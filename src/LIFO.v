==> flow/design.v <==
module LIFO (output reg [7:0] dout,
             output reg full, empty,
             input clk, clr,
             input [7:0] din,
             input push, pop);
    reg [7:0] stack [0:7];
    reg [3:0] addr;
    always @(posedge clk) begin
        if (clr) begin
            dout <= 8'h0;
            addr <= 4'h0;
            full <= 1'b0;
            empty <= 1'b0;
        end
        else begin
            case ({pop, push})
                2'b01:  begin
                            if (!full) begin
                                if (addr < 4'h8) begin  
                                    stack[addr] <= din;
                                    addr <= addr + 1'b1;
                                    empty <= 1'b0;
                                end
                                else begin
                                    full <= 1'b1;
                                end
                            end
                        end
                2'b10:  begin
                            if (!empty) begin
                                if (addr > 4'h0) begin  
                                    dout <= stack[addr];
                                    addr <= addr - 1'b1;
                                    full <= 1'b0;
                                end
                                else begin
                                    empty <= 1'b1;
                                    dout <= 8'h0;
                                end
                            end
                        end
                default: ;
            endcase
        end
    end
endmodule
# Step by step through the tools: LIFO

The steps from the RTL of LIFO to its reports follow in flow order.
Lines are those of the file above, counted from 1.
Cell names lack the library's common part.
A cell with n/a has no value.

Top module: LIFO
Clock port: clk
Standard-cell library: sky130hd
Library corner: tt_025C_1v80

# Word level

Source: Yosys, flattened and elaborated, memories not mapped. Widths are those after wreduce. Print and check cells do not count. Equal cells are merged and count once.
Memory sizes are those after Yosys's memory passes, which may raise the word count (mostly to a power of two), join words into wider ones and drop unused or constant bits.

Register bits after elaboration: 14
Input bits: 12
Output and inout bits: 10
Cells after elaboration: 51
Word width x clocked read ports: 8
Memories: 1
Bits in writable memories: 64

Multiplexer cells: 30
Bitwise gates (word level): 1
Add/sub/neg operators: 2
Order comparisons: 2
Equal/unequal tests: 6
Reductions and logical operators: 5

Memories:

| name  | words | width | rd ports | write ports | line | RTL |
| stack | 8     | 8     | 1        | 1           | 6    | `reg [7:0] stack [0:7];` |

Operator list:

| cell                                                           | count |
| 8-bit two-way mux                                              | 5 |
| 3-bit two-way mux                                              | 6 |
| 4-bit two-way mux                                              | 4 |
| 1-bit two-way mux                                              | 12 |
| 2-bit inequality test with constant B                          | 4 |
| 4-bit parallel mux with 2-bit select                           | 1 |
| 3-bit AND reduction                                            | 2 |
| 5-bit AND reduction                                            | 1 |
| 4-bit by 1-bit adder with 4-bit output with constant B         | 1 |
| 4-bit by 1-bit subtractor with 4-bit output with constant B    | 1 |
| 4-bit by 1-bit > comparator with 1-bit output with constant B  | 1 |
| 4-bit < comparator with constant B                             | 1 |
| 1-bit parallel mux with 2-bit select                           | 2 |
| 2-bit by 1-bit equality test with 1-bit output with constant B | 1 |
| 2-bit equality test with constant B                            | 1 |
| 2-bit AND reduction                                            | 1 |
| 2-bit nonzero test                                             | 1 |
| 1-bit inverter                                                 | 1 |

# Logic depth

Depth = most cells in a row (Yosys ltp): at word level without a register or memory, in the mapped netlist without a sequential cell, where the memories' decode and read muxes count.

Depth in word-level cells: 6
ABC_AREA: 0
Mapped depth: 7
Gate-level depth less buffers: 6

# Mapped cells and area

Yosys stat after the flow's synthesis: flattened, memories mapped to cells. It holds for the ABC_AREA given above (unset counts as 0); a run with the other value may have another netlist.

Cell types:

| type     | count | area in all (um2) |
| edfxtp_1 | 64    | 1.92E+03 |
| mux4_1   | 15    | 394.128 |
| dfxtp_1  | 17    | 340.326 |
| a221o_1  | 7     | 70.067 |
| nor2_1   | 15    | 56.304 |
| mux2_2   | 4     | 45.043 |
| and3_1   | 7     | 43.792 |
| nor4_4   | 2     | 42.541 |
| nand2b_1 | 5     | 31.28 |
| nor3_1   | 5     | 25.024 |
| buf_6    | 2     | 22.522 |
| mux4_2   | 1     | 22.522 |
| buf_12   | 1     | 20.019 |
| nor2b_1  | 3     | 18.768 |
| a21oi_1  | 3     | 15.014 |
| ha_1     | 1     | 12.512 |
| clkbuf_1 | 3     | 11.261 |
| nand2_1  | 3     | 11.261 |

Not listed: further types 14, cells in them 15.

Cell count: 173
Buffer cells: 8
Flip-flop cells: 81
Area of sequential cells: 2262.2 um2
Synthesis area: 3209.3 um2

# Worst setup path after synthesis

OpenSTA on the mapped netlist: ideal clock, no wires. The path of least setup slack (recovery checks aside). Input and output delay are each 20% of the period. Register names are those of the netlist, which keeps one name where synthesis merged equal registers.

Path kind: input to register
Start point: input port push
End point: register (name not given)
Delay of the path: 1585 ps
Path slack: 624 ps
Setup time: 121 ps
Stages: 7
Launch time at the first pin: 552 ps
Buffers on the path: 1
Arrival time: 2016 ps
External input delay: 552 ps
Data required time: 2639 ps
Period: 2760 ps
Synthesis period reached: 2136 ps

"delay of the path" = arrival - input delay + setup time.
"stages" counts driving pins, that of a launching flip-flop among them; a cell with two outputs on the path counts twice.
"synthesis period reached" = period - worst setup slack (recovery checks aside). The figure is calculated, with input and output delays left at 20% of the set period.

Path through: nand2b_1 buf_2 xnor2_1 ha_1 or3_1 a21oi_1 mux2_2

Ends and longest elaborated chain, post-synthesis:

| element            | line | RTL |
| start: declaration | 5    | `input push, pop);` |

No chain of elaborated cells between the ends is given.

# Worst path after layout

From the final timing report of run 1: the path of least setup slack in the routed layout; clock arrival at registers is part of the times.
The path's times are printed in steps of 10 ps; the period is the one set.

Path kind: register to output
Start point: register empty
End point: output port empty
Period: 2860 ps
Launch time at the first pin: 330 ps
Data required time: 2290 ps
Output delay: 570 ps
Stages: 2
Path slack: 880 ps
Buffers on the path: 1
Arrival time: 1400 ps

At most two assigning lines are given for a register; there are more.

Path through: dfxtp_1 clkdlybuf4s50_1
Cells in the longest elaborated chain: 0
Elaborated cells on any way between the ends: 0
RTL lines with such cells: 0

Ends and longest elaborated chain, post-layout:

| element            | line | RTL |
| start: declaration | 2    | `output reg full, empty,` |
| start: assignment  | 13   | `empty <= 1'b0;` |
| start: assignment  | 22   | `empty <= 1'b0;` |
| end: declaration   | 2    |  |

## Implementation results

Below are 2 stored runs of the flow (Yosys, OpenROAD; platform sky130hd) on LIFO, each with its settings and what was measured, unordered. Constraints: input delay and output delay 20% of the set period each, output load 0.01 pF.
"clock period reached" means the clock period less the worst setup slack. The figure is calculated, with input and output delays left at 20% of the set period.
"worst setup path time" means the part of the period allowed to the worst setup path (the constraints hold back 20% at inputs and 20% at outputs) less its slack; where the path has registers, the arrival times of their clocks count too.
By "total power of the final layout" is meant OpenSTA's value without simulated activity: inputs other than the clock are taken to toggle once in ten clock periods, and the tool carries that through the logic.
"worst setup path time" is known to 10 ps.
A setting shown as - is not set for that run.

| item                                   | run 1              | run 2             |
| period_ns                              | 2.86               | 2.15              |
| CORE_UTILIZATION                       | 44                 | 40                |
| SETUP_SLACK_MARGIN                     | 0.64               | -                 |
| PLACE_DENSITY                          | 0.53               | -                 |
| CORE_ASPECT_RATIO                      | 1.0                | -                 |
| CTS_CLUSTER_SIZE                       | 21                 | -                 |
| SLEW_MARGIN                            | 25                 | 20                |
| CAP_MARGIN                             | 20                 | 20                |
| CORE_MARGIN                            | 2                  | 2                 |
| worst slack on setup checks (ps)       | 885                | 89                |
| total power of the final layout (mW)   | 2.295              | 3.314             |
| summed negative setup slack (ps)       | 0                  | 0                 |
| worst hold slack after layout (ps)     | 491                | 495               |
| die outline area (um2)                 | 7993.2             | 8755.3            |
| post-route utilization                 | 0.53               | 0.504             |
| worst setup path time (ps)             | 1400               | 1630              |
| worst path kind                        | register to output | input to register |
| clock period reached (ps)              | 1975               | 2061              |
| standard-cell area after routing (um2) | 3804.9             | 3912.5            |
| post-synthesis cell area (um2)         | 3209.3             | 3209.3            |
